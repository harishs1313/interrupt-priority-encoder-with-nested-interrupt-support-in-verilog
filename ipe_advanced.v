==> flow/design.v <==
`timescale 1ns/1ps
module ipe_advanced (
    input wire clk,
    input wire reset_n,
    input wire [7:0] interrupts,
    input wire [7:0] mask_reg,
    input wire [1:0] priority_mode,
    input wire [2:0] current_isr_priority,
    output wire nested_int_pending,
    input wire cpu_ack,
    output reg int_valid,
    output reg [2:0] irq_id,
    output reg [7:0] irq_ack,
    output wire [31:0] vector_addr
);
    reg [7:0] prev_irq;
    wire [7:0] active_irqs = interrupts & ~mask_reg;
    wire [7:0] edge_irqs = active_irqs & ~prev_irq;
    reg [2:0] irq_priority [0:7];
    initial begin
        irq_priority[0] = 3'd0;
        irq_priority[1] = 3'd1;
        irq_priority[2] = 3'd2;
        irq_priority[3] = 3'd3;
        irq_priority[4] = 3'd4;
        irq_priority[5] = 3'd5;
        irq_priority[6] = 3'd6;
        irq_priority[7] = 3'd7;
    end
    reg [2:0] rr_counter;
    always @(posedge clk or negedge reset_n) begin
        if (!reset_n) begin
            prev_irq <= 8'b0;
            irq_id <= 3'b000;
            int_valid <= 1'b0;
            rr_counter <= 3'b0;
        end else begin
            prev_irq <= active_irqs;
            int_valid <= 1'b0;
            case (priority_mode)
                2'b00: begin
                    casex (edge_irqs)
                        8'b00000001: begin irq_id <= 3'd0; int_valid <= 1'b1; end
                        8'b0000001x: begin irq_id <= 3'd1; int_valid <= 1'b1; end
                        8'b000001xx: begin irq_id <= 3'd2; int_valid <= 1'b1; end
                        8'b00001xxx: begin irq_id <= 3'd3; int_valid <= 1'b1; end
                        8'b0001xxxx: begin irq_id <= 3'd4; int_valid <= 1'b1; end
                        8'b001xxxxx: begin irq_id <= 3'd5; int_valid <= 1'b1; end
                        8'b01xxxxxx: begin irq_id <= 3'd6; int_valid <= 1'b1; end
                        8'b1xxxxxxx: begin irq_id <= 3'd7; int_valid <= 1'b1; end
                    endcase
                end
                2'b01: begin
                    casex (edge_irqs)
                        8'b1xxxxxxx: begin irq_id <= 3'd7; int_valid <= 1'b1; end
                        8'b01xxxxxx: begin irq_id <= 3'd6; int_valid <= 1'b1; end
                        8'b001xxxxx: begin irq_id <= 3'd5; int_valid <= 1'b1; end
                        8'b0001xxxx: begin irq_id <= 3'd4; int_valid <= 1'b1; end
                        8'b00001xxx: begin irq_id <= 3'd3; int_valid <= 1'b1; end
                        8'b000001xx: begin irq_id <= 3'd2; int_valid <= 1'b1; end
                        8'b0000001x: begin irq_id <= 3'd1; int_valid <= 1'b1; end
                        8'b00000001: begin irq_id <= 3'd0; int_valid <= 1'b1; end
                    endcase
                end
                2'b10: begin
                    int_valid <= 1'b0;
                    if (edge_irqs[rr_counter]) begin irq_id <= rr_counter; int_valid <= 1'b1; rr_counter <= rr_counter + 1; end
                    else if (edge_irqs[(rr_counter + 1) % 8]) begin irq_id <= (rr_counter + 1) % 8; int_valid <= 1'b1; rr_counter <= (rr_counter + 2) % 8; end
                    else if (edge_irqs[(rr_counter + 2) % 8]) begin irq_id <= (rr_counter + 2) % 8; int_valid <= 1'b1; rr_counter <= (rr_counter + 3) % 8; end
                    else if (edge_irqs[(rr_counter + 3) % 8]) begin irq_id <= (rr_counter + 3) % 8; int_valid <= 1'b1; rr_counter <= (rr_counter + 4) % 8; end
                    else if (edge_irqs[(rr_counter + 4) % 8]) begin irq_id <= (rr_counter + 4) % 8; int_valid <= 1'b1; rr_counter <= (rr_counter + 5) % 8; end
                    else if (edge_irqs[(rr_counter + 5) % 8]) begin irq_id <= (rr_counter + 5) % 8; int_valid <= 1'b1; rr_counter <= (rr_counter + 6) % 8; end
                    else if (edge_irqs[(rr_counter + 6) % 8]) begin irq_id <= (rr_counter + 6) % 8; int_valid <= 1'b1; rr_counter <= (rr_counter + 7) % 8; end
                    else if (edge_irqs[(rr_counter + 7) % 8]) begin irq_id <= (rr_counter + 7) % 8; int_valid <= 1'b1; rr_counter <= (rr_counter + 0) % 8; end
                end
            endcase
        end
    end
    assign nested_int_pending = int_valid && 
                                 (irq_priority[irq_id] < current_isr_priority);
    assign vector_addr = 32'h00001000 + (irq_id * 4);
    always @(posedge clk or negedge reset_n) begin
        if (!reset_n)
            irq_ack <= 8'b0;
        else if (cpu_ack && int_valid)
            irq_ack <= (1 << irq_id);
        else
            irq_ack <= 8'b0;
    end
endmodule
## Tool chain data of ipe_advanced

What the tools print for ipe_advanced, step after step.
Line numbers count from 1 in the design file above.
Library cell names are shortened.
Not given: n/a

- Top module: ipe_advanced
- Clock port: clk
- Library: sky130hd
- Timing corner: tt_025C_1v80

## Word level

Counts by Yosys on the flattened word-level netlist (proc, flatten, opt, wreduce; memories kept). Register bits leave out memories and registers merged into their read ports (data or address). Print and check cells are left out. Cells with the same type and inputs are merged into one.
Memory sizes are those after Yosys's memory passes, which may raise the word count (mostly to a power of two), join words into wider ones and drop unused or constant bits.

- Register bits: 23
- Memory bits (read-only): 24
- Memories kept: 1
- Output and inout bits: 45
- Word-level cells: 77

- Add/sub/neg operators: 8
- $lt $le $gt $ge: 1
- Equal/unequal tests: 12
- Shift-type cells: 9
- Mux-type cells: 28
- Bitwise logic cells: 4
- Reductions and logical operators: 9

Memory list:

| name | depth | width | rd ports | wr ports | line | text |
|---|---|---|---|---|---|---|
| irq_priority | 8 | 3 | 1 | 0 | 19 | `reg [2:0] irq_priority [0:7];` |

Operators by type and width:

| operator | count |
|---|---|
| variable part select 8 x 4 -> 1 bit | 7 |
| two-way mux 3 bit | 15 |
| case mux 3 bit (select 8 bit) | 1 |
| bitwise AND 8 bit | 2 |
| inverter 8 bit | 2 |
| adder 13 x 5 -> 14 bit (first input constant) | 1 |
| adder 3 bit (second input constant) | 4 |
| inequality test 9 x 1 -> 1 bit (second input constant) | 1 |
| inequality test 9 bit (second input constant) | 1 |
| two-way mux 1 bit | 9 |
| << shifter 2 x 3 -> 8 bit (first input constant) | 1 |
| == test 8 x 1 -> 1 bit (second input constant) | 1 |
| inequality test 8 x 1 -> 1 bit (second input constant) | 1 |
| variable part select 8 x 3 -> 1 bit | 1 |
| nonzero test 8 bit | 1 |
| OR reduction 8 bit | 1 |
| two-way mux 8 bit | 1 |
| == test 7 x 1 -> 1 bit (second input constant) | 1 |
| adder 3 x 2 -> 3 bit (second input constant) | 2 |
| AND reduction 3 bit | 2 |
| == test 6 x 1 -> 1 bit (second input constant) | 1 |
| case mux 3 bit (select 2 bit) | 1 |
| == test 5 x 1 -> 1 bit (second input constant) | 1 |
| == test 2 x 1 -> 1 bit (second input constant) | 2 |
| == test 4 x 1 -> 1 bit (second input constant) | 1 |
| adder 3 x 1 -> 3 bit (second input constant) | 1 |
| == test 3 x 1 -> 1 bit (second input constant) | 1 |
| < comparator 3 bit | 1 |

Other operator kinds: 6; their cells: 7.

## Longest topological paths

Yosys ltp: most cells in a row. Word level: on the elaborated netlist, between registers, memories and ports. Mapped: between sequential cells and ports; inverters and the memories' decode and read muxes count.

- Depth after elaboration: 13
- ABC_AREA: 0
- Depth in mapped cells: 13
- Mapped depth without buffers: 10

## Netlist

The flow's flattened synthesis, as Yosys stat reports it; memories are mapped. The netlist is that of the ABC_AREA named above (0 if unset); the other value can give another one.
The area totals of this step are shown rounded.

- Cell count: 272
- Mapped area: 2600 um^2
- Sequential part of the area: 580 um^2
- Flip-flop cells: 23
- Buffers: 43

Cells by type:

| cell | count | total area (um^2) |
|---|---|---|
| dfrtp_1 | 23 | 575.552 |
| mux4_2 | 15 | 337.824 |
| buf_4 | 34 | 255.245 |
| mux2i_1 | 16 | 160.154 |
| nor3b_2 | 7 | 87.584 |
| nand2_1 | 20 | 75.072 |
| nor2_1 | 20 | 75.072 |
| a21oi_1 | 14 | 70.067 |
| nor2b_1 | 11 | 68.816 |
| ha_1 | 4 | 50.048 |
| mux2_2 | 4 | 45.043 |
| or3b_2 | 5 | 43.792 |
| xnor2_1 | 5 | 43.792 |
| nor3_1 | 8 | 40.038 |
| buf_6 | 3 | 33.782 |
| nand2b_1 | 5 | 31.28 |
| a211oi_1 | 4 | 30.029 |
| buf_2 | 6 | 30.029 |

Other cell types: 41; their cells: 68.

## Path before layout

Source: OpenSTA report_checks on the synthesized netlist (no wires, ideal clock, input and output delay 20% of the period each), path of least setup slack; recovery checks are left aside. Register names are those of the netlist, which keeps one name where synthesis merged equal registers.

- Path kind: register -> register
- Start: reg rr_counter[0]
- End: reg irq_id[1]
- Period: 3.62 ns
- Time at the first pin: 0.000 ns
- Arrival time: 3.057 ns
- Setup slack: 0.421 ns
- Path delay: 3.199 ns
- Stages: 14
- Period reached after synthesis: 3.199 ns

"path delay" = arrival - input delay + setup time.
"stages" counts driving pins, that of a launching flip-flop among them; a cell with two outputs on the path counts twice.
"period reached after synthesis" is the clock period less the worst setup slack; recovery checks do not enter. This is arithmetic on one report: input and output delays are still those of the set period (20% each).
The rows between start and end are the longest chain of elaborated cells between them; the timing report does not say that the signal goes this way. Where chains are equally long, one stands for them.
A line is the first line of the expression or statement that the cell stems from. Yosys adds cells for indexed reads and writes and turns some case tables into memories.
A register here has more assigning lines than the two given.

- Cell sequence: dfrtp_1 buf_2 inv_2 buf_2 ha_1 buf_6 inv_2 mux2_2 mux4_2 nand2b_1 o41ai_1 nor4_1 nor2_1 o31ai_1
- Cells in the longest elaborated chain: 11
- Elaborated cells between the ends (all ways): 26
- Classes of those cells: 7 x add/sub; 1 x eq/ne; 8 x shift; 9 x mux; 1 x reduce/logical

RTL lines, path after synthesis:

| what | line | text |
|---|---|---|
| start: declaration | 30 | `reg [2:0] rr_counter;` |
| start: assignment | 36 | `rr_counter <= 3'b0;` |
| start: assignment | 67 | `if (edge_irqs[rr_counter]) begin irq_id <= rr_counter; int_valid <= 1'b1; rr_counter <= rr_counter + 1; end` |
| adder 3 bit | 74 | `else if (edge_irqs[(rr_counter + 7) % 8]) begin irq_id <= (rr_counter + 7) % 8; int_valid <= 1'b1; rr_counter ...` |
| variable part select 8 x 4 -> 1 bit | 74 |  |
| two-way mux 3 bit | 74 |  |
| two-way mux 3 bit | 73 | `else if (edge_irqs[(rr_counter + 6) % 8]) begin irq_id <= (rr_counter + 6) % 8; int_valid <= 1'b1; rr_counter ...` |
| two-way mux 3 bit | 72 | `else if (edge_irqs[(rr_counter + 5) % 8]) begin irq_id <= (rr_counter + 5) % 8; int_valid <= 1'b1; rr_counter ...` |
| two-way mux 3 bit | 71 | `else if (edge_irqs[(rr_counter + 4) % 8]) begin irq_id <= (rr_counter + 4) % 8; int_valid <= 1'b1; rr_counter ...` |
| two-way mux 3 bit | 70 | `else if (edge_irqs[(rr_counter + 3) % 8]) begin irq_id <= (rr_counter + 3) % 8; int_valid <= 1'b1; rr_counter ...` |
| two-way mux 3 bit | 69 | `else if (edge_irqs[(rr_counter + 2) % 8]) begin irq_id <= (rr_counter + 2) % 8; int_valid <= 1'b1; rr_counter ...` |
| two-way mux 3 bit | 68 | `else if (edge_irqs[(rr_counter + 1) % 8]) begin irq_id <= (rr_counter + 1) % 8; int_valid <= 1'b1; rr_counter ...` |
| two-way mux 3 bit | 67 |  |
| case mux 3 bit (select 2 bit) | 40 | `case (priority_mode)` |
| end: assignment | 43 | `8'b00000001: begin irq_id <= 3'd0; int_valid <= 1'b1; end` |
| end: assignment | 44 | `8'b0000001x: begin irq_id <= 3'd1; int_valid <= 1'b1; end` |
| end: declaration | 12 | `output reg [2:0] irq_id,` |

## Path in the finished layout

Path of least setup slack in the final report of flow run A (OpenROAD, finished layout, wires in). Where an end is a register, its clock arrival counts in the times.

- Path kind: register -> register
- Start: reg rr_counter[1]
- End: reg irq_id[0]
- Period: 2.14 ns
- Time at the first pin: 0.29 ns
- Arrival time: 3.03 ns
- Setup slack: -0.69 ns
- Stages: 12

The rows between start and end are the longest chain of elaborated cells between them; the timing report does not say that the signal goes this way. Where chains are equally long, one stands for them.
A register here has more assigning lines than the two given.

- Cell sequence: dfrtp_1 inv_2 ha_4 buf_8 nor4bb_4 or2_0 mux4_2 a211oi_2 nor3_2 a21oi_1 xnor2_1 a21oi_1
- Cells in the longest elaborated chain: 11
- Elaborated cells between the ends (all ways): 26
- Classes of those cells: 7 x add/sub; 1 x eq/ne; 8 x shift; 9 x mux; 1 x reduce/logical

RTL lines, path after layout:

| what | line | text |
|---|---|---|
| start: declaration | 30 | `reg [2:0] rr_counter;` |
| start: assignment | 36 | `rr_counter <= 3'b0;` |
| start: assignment | 67 | `if (edge_irqs[rr_counter]) begin irq_id <= rr_counter; int_valid <= 1'b1; rr_counter <= rr_counter + 1; end` |
| adder 3 bit | 74 | `else if (edge_irqs[(rr_counter + 7) % 8]) begin irq_id <= (rr_counter + 7) % 8; int_valid <= 1'b1; rr_counter ...` |
| variable part select 8 x 4 -> 1 bit | 74 |  |
| two-way mux 3 bit | 74 |  |
| two-way mux 3 bit | 73 | `else if (edge_irqs[(rr_counter + 6) % 8]) begin irq_id <= (rr_counter + 6) % 8; int_valid <= 1'b1; rr_counter ...` |
| two-way mux 3 bit | 72 | `else if (edge_irqs[(rr_counter + 5) % 8]) begin irq_id <= (rr_counter + 5) % 8; int_valid <= 1'b1; rr_counter ...` |
| two-way mux 3 bit | 71 | `else if (edge_irqs[(rr_counter + 4) % 8]) begin irq_id <= (rr_counter + 4) % 8; int_valid <= 1'b1; rr_counter ...` |
| two-way mux 3 bit | 70 | `else if (edge_irqs[(rr_counter + 3) % 8]) begin irq_id <= (rr_counter + 3) % 8; int_valid <= 1'b1; rr_counter ...` |
| two-way mux 3 bit | 69 | `else if (edge_irqs[(rr_counter + 2) % 8]) begin irq_id <= (rr_counter + 2) % 8; int_valid <= 1'b1; rr_counter ...` |
| two-way mux 3 bit | 68 | `else if (edge_irqs[(rr_counter + 1) % 8]) begin irq_id <= (rr_counter + 1) % 8; int_valid <= 1'b1; rr_counter ...` |
| two-way mux 3 bit | 67 |  |
| case mux 3 bit (select 2 bit) | 40 | `case (priority_mode)` |
| end: assignment | 43 | `8'b00000001: begin irq_id <= 3'd0; int_valid <= 1'b1; end` |
| end: assignment | 44 | `8'b0000001x: begin irq_id <= 3'd1; int_valid <= 1'b1; end` |
| end: declaration | 12 | `output reg [2:0] irq_id,` |

Data sheet: physical implementation of ipe_advanced

ipe_advanced through Yosys and OpenROAD on sky130hd: 2 stored runs, unordered, with their settings and measured results. The constraints put input and output delay at 20% of the set period each and load the outputs with 0.01 pF.
"critical path time" = time allowed to the worst setup path (clock period - input delay - output delay, where it has them) - its slack; a late launch clock adds to it, a late capture clock takes from it.
"total power of the final layout" is the tool's figure for a default switching activity; nothing was simulated.
Results are given in rounded form.

### Flow run A

Settings: `period_ns=2.14`, `CORE_UTILIZATION=37`, `SETUP_SLACK_MARGIN=-0.01`, `PLACE_DENSITY_LB_ADDON=0.11`, `MIN_ROUTING_LAYER=met2`, `CAP_MARGIN=20`, `CORE_MARGIN=2`, `SLEW_MARGIN=20`

- Netlist area reported by Yosys: 2600 um^2
- Area of the die: 7600 um^2
- Standard-cell area after layout: 3600 um^2
- Smallest setup slack: -0.69 ns
- Setup total negative slack: -4.1 ns
- Total power of the final layout: 5.9 mW
- Critical path time: 2.83 ns
- Type of the worst setup path: register -> register

### Flow run B

Settings: `period_ns=2.19`, `CORE_UTILIZATION=39`, `SETUP_SLACK_MARGIN=-0.06`, `PLACE_DENSITY_LB_ADDON=0.03`, `CORE_ASPECT_RATIO=0.71`, `CORE_MARGIN=6`, `CELL_PAD_IN_SITES_DETAIL_PLACEMENT=0`, `TNS_END_PERCENT=50`, `GPL_TIMING_DRIVEN=1`, `SLEW_MARGIN=20`, `MIN_ROUTING_LAYER=met1`, `CAP_MARGIN=20`

- Netlist area reported by Yosys: 2600 um^2
- Area of the die: 8700 um^2
- Standard-cell area after layout: 3600 um^2
- Smallest setup slack: -0.55 ns
- Setup total negative slack: -3.3 ns
- Total power of the final layout: 5.8 mW
- Critical path time: 2.74 ns
- Type of the worst setup path: register -> register
